==> flow/design.v <==
module pool_pe(input logic signed [15:0] input_featuremap,
					input logic clk,n_reset,start,enable,
					output logic signed [15:0] output_featuremap,
					output logic flag);
reg signed [15:0] max_value;
reg [2:0] counter=3'b0;
always_ff@(posedge clk, negedge n_reset)
	begin
		if(!n_reset)
			begin
				max_value<='0;
				counter<=3'b0;
			end
		else
			begin
				if(start==1)
					begin
					if(counter==4)
						begin
							counter<=0;
							max_value<=input_featuremap;
						end
					else
						begin
							if(enable==1)
								begin
									counter<=counter+1'b1;
										if (max_value<=input_featuremap)
											begin
												max_value<=input_featuremap;
											end
										else 
											begin
												max_value<=max_value;
											end
								end
							else
								begin
									counter<=counter;
									max_value<=max_value;
								end
						end
					end
				else					
					begin
						max_value<='0;
						counter<='0;
					end						
			end
	end
always_comb
	begin
		if(counter==4)
			begin
				flag='1;
				output_featuremap=max_value;
			end
		else
			begin
				flag='0;
				output_featuremap='0;
			end
	end
endmodule			
Reports on pool_pe
What the tools print for pool_pe, step after step.
Lines are those of the file above, counted from 1.
Cell names lack the library's common part.
{"block": "design", "top_module": "pool_pe", "clk_port": "clk", "cell_library": "sky130hd", "pvt_corner": "tt_025C_1v80"}

Word level
Yosys after proc, flatten, opt, wreduce and memory -nomap, before mapping. Memory bits, and registers merged into a memory's read port (data or address), are not among the register bits. Print and check cells are not counted. Equal cells are merged and count once.
{"block": "classes", "n_mux": 9, "compare": 1, "n_reduce_logical": 1, "eq_ne": 3, "n_addsub": 1}
{"block": "op_table", "operator": "two-way mux 16 bit", "n": 5}
{"block": "op_table", "operator": "less-or-equal comparator 16 bit", "n": 1}
{"block": "op_table", "operator": "two-way mux 3 bit", "n": 3}
{"block": "op_table", "operator": "!= test 3 x 1 -> 1 bit (second input constant)", "n": 2}
{"block": "op_table", "operator": "adder 3 x 1 -> 3 bit (second input constant)", "n": 1}
{"block": "op_table", "operator": "equality test 3 bit (second input constant)", "n": 1}
{"block": "op_table", "operator": "AND reduction 2 bit", "n": 1}
{"block": "op_table", "operator": "two-way mux 1 bit", "n": 1}
{"block": "word_totals", "regBits": 19, "in_bits": 20}

Logic depth
Longest topological path by Yosys (ltp), each cell counted once; first at word level (registers and memories cut), then after technology mapping (sequential cells cut; the memories' decode and read muxes count).
{"block": "logic_depth", "word_depth": 5, "abc_area": 0, "ltp_mapped": 10}

Netlist
Source: synth_stat.txt of the flow (Yosys; design flattened, memories mapped). It holds for the ABC_AREA given above (unset counts as 0); a run with the other value may have another netlist.
The area totals of this step are shown rounded.
{"block": "mapped", "ff_cells": 19, "cells": 166, "area_mm2": 0.0015, "n_buf": 6}
{"block": "types", "cell_type": "dfrtp_1", "n": 19, "type_area_um2": 475.456}
{"block": "types", "cell_type": "ha_1", "n": 18, "type_area_um2": 225.216}
{"block": "types", "cell_type": "mux2i_1", "n": 16, "type_area_um2": 160.154}
{"block": "types", "cell_type": "inv_1", "n": 34, "type_area_um2": 127.622}
{"block": "types", "cell_type": "and3_1", "n": 16, "type_area_um2": 100.096}
{"block": "types", "cell_type": "nand2_1", "n": 22, "type_area_um2": 82.579}
{"block": "types", "cell_type": "a21oi_1", "n": 7, "type_area_um2": 35.034}
{"block": "types", "cell_type": "o21ai_0", "n": 6, "type_area_um2": 30.029}
{"block": "types", "cell_type": "nand4_4", "n": 1, "type_area_um2": 21.27}
{"block": "types", "cell_type": "nor4_4", "n": 1, "type_area_um2": 21.27}
{"block": "types", "cell_type": "buf_8", "n": 1, "type_area_um2": 15.014}
{"block": "types", "cell_type": "mux2_4", "n": 1, "type_area_um2": 15.014}
{"block": "types", "cell_type": "nand3b_1", "n": 2, "type_area_um2": 15.014}
{"block": "types", "cell_type": "nor2_1", "n": 4, "type_area_um2": 15.014}
{"block": "types", "cell_type": "a2111o_1", "n": 1, "type_area_um2": 11.261}
{"block": "types", "cell_type": "buf_6", "n": 1, "type_area_um2": 11.261}
{"block": "types", "cell_type": "clkbuf_1", "n": 3, "type_area_um2": 11.261}
{"block": "types", "cell_type": "nor3_1", "n": 2, "type_area_um2": 10.01}
Other cell types: 11; their cells: 11.

Worst setup path after synthesis
Source: OpenSTA report_checks on the synthesized netlist (no wires, ideal clock, input and output delay 20% of the period each), path of least setup slack; recovery checks are left aside. Register names are those of the netlist, which keeps one name where synthesis merged equal registers.
{"block": "synth_path", "path_kind": "input to register", "from": "input input_featuremap[13]", "to": "register max_value[0]", "t_arrival_ps": 2847, "driving_pins": 10, "setup_slack_ps": 2469, "setup_ps": 123, "t_required_ps": 5317, "period_ps": 5440, "input_delay_ps": 1088, "delay_ps": 1882, "synth_period_reached_ps": 2971}
"delay_ps" is the arrival time less input delay plus setup time.
"driving_pins" counts driving pins, that of a launching flip-flop among them; a cell with two outputs on the path counts twice.
"synth_period_reached_ps" is the clock period less the worst setup slack; recovery checks do not enter. This is arithmetic on one report: input and output delays are still those of the set period (20% each).
Between the ends stands the longest chain of elaborated cells between them, by number of cells; it is not shown to be the way that was timed. Of several equally long chains one is given.
Each line given opens the expression or statement behind the cell; cells for indexed reads and writes are added by Yosys, which also makes memories of some case tables.
A register here has more assigning lines than the two given.
{"block": "synth_via", "cell_sequence": "inv_1 > ha_1 > nand4_4 > nor3_1 > a2111o_1 > a21oi_2 > mux2_4 > buf_6 > buf_8 > mux2i_1", "elab_chain_len": 5}
{"block": "synth_lines", "item": "from (decl)", "line_no": 1, "text": "module pool_pe(input logic signed [15:0] input_featuremap,"}
{"block": "synth_lines", "item": "less-or-equal comparator 16 bit", "line_no": 28, "text": "if (max_value<=input_featuremap)"}
{"block": "synth_lines", "item": "two-way mux 16 bit", "line_no": 28}
{"block": "synth_lines", "item": "two-way mux 16 bit", "line_no": 25, "text": "if(enable==1)"}
{"block": "synth_lines", "item": "two-way mux 16 bit", "line_no": 18, "text": "if(counter==4)"}
{"block": "synth_lines", "item": "two-way mux 16 bit", "line_no": 16, "text": "if(start==1)"}
{"block": "synth_lines", "item": "to (assign)", "line_no": 21, "text": "max_value<=input_featuremap;"}
{"block": "synth_lines", "item": "to (assign)", "line_no": 30, "text": "max_value<=input_featuremap;"}
{"block": "synth_lines", "item": "to (decl)", "line_no": 5, "text": "reg signed [15:0] max_value;"}

Worst path after layout
Path of least setup slack in the final report of record 1 (OpenROAD, finished layout, wires in). Where an end is a register, its clock arrival counts in the times.
The path's times are printed in steps of 10 ps; the period is the one set.
{"block": "layout_path", "path_kind": "register to output", "from": "register counter[0]", "to": "output flag", "driving_pins": 5, "setup_slack_ps": 200, "period_ps": 2880, "out_delay_ps": 580, "t_arrival_ps": 2110, "t_required_ps": 2300}
Between the ends stands the longest chain of elaborated cells between them, by number of cells; it is not shown to be the way that was timed. Of several equally long chains one is given.
A register here has more assigning lines than the two given.
{"block": "layout_via", "cell_sequence": "dfrtp_1 > inv_1 > ha_1 > and2_4 > clkdlybuf4s50_1", "elab_chain_len": 2}
{"block": "layout_lines", "item": "from (decl)", "line_no": 6, "text": "reg [2:0] counter=3'b0;"}
{"block": "layout_lines", "item": "from (assign)", "line_no": 27, "text": "counter<=counter+1'b1;"}
{"block": "layout_lines", "item": "from (assign)", "line_no": 39, "text": "counter<=counter;"}
{"block": "layout_lines", "item": "equality test 3 bit", "line_no": 53, "text": "if(counter==4)"}
{"block": "layout_lines", "item": "two-way mux 1 bit", "line_no": 53}
{"block": "layout_lines", "item": "to (decl)", "line_no": 4, "text": "output logic flag);"}

Ticket comment

Stored flow runs of pool_pe (2 of them; Yosys, OpenROAD, sky130hd). They differ in their settings and are not a sequence. Constraints: input delay and output delay 20% of the set period each, output load 0.01 pF.
"achievedPeriod_ps" is the run's clock period less its worst setup slack. It is reckoned from that one timing run; input and output delays stay at 20% of the period that was set.
"worst_path_ps" means the part of the period allowed to the worst setup path (the constraints hold back 20% at inputs and 20% at outputs) less its slack; where the path has registers, the arrival times of their clocks count too.
"design_power_uw" rests on the timing tool's default activity at the inputs, not on a simulated workload.
"worst_path_ps" is known to 10 ps.
The results are shown rounded.

{"run": "record 1", "settings": { "period_ns": 2.88, "CAP_MARGIN": 20, "CORE_MARGIN": 2, "CORE_UTILIZATION": 40, "SLEW_MARGIN": 20 }, "results": { "design_power_uw": 750, "synthesis_area_mm2": 0.0015, "worst_path_ps": 2110, "critical_path_type": "register to output", "layout_utilization_pct": 56, "setup_ws_ps": 200, "hold_ws_ps": 550, "achievedPeriod_ps": 2682, "final_cell_area_mm2": 0.0019, "final_setup_tns_ps": 0, "die_footprint_mm2": 0.0041 }}
{"run": "record 2", "settings": { "period_ns": 4.14, "CORE_UTILIZATION": 53, "SETUP_SLACK_MARGIN": 0.57, "PLACE_DENSITY": 0.79, "CORE_ASPECT_RATIO": 1.19, "CELL_PAD_IN_SITES_GLOBAL_PLACEMENT": 3, "CELL_PAD_IN_SITES_DETAIL_PLACEMENT": 2, "GPL_TIMING_DRIVEN": 1, "GPL_ROUTABILITY_DRIVEN": 0, "CTS_CLUSTER_DIAMETER": 137, "CAP_MARGIN": 35, "CORE_MARGIN": 2, "SLEW_MARGIN": 20 }, "outcome": "stopped before the end: placement reported GPL-0301"}
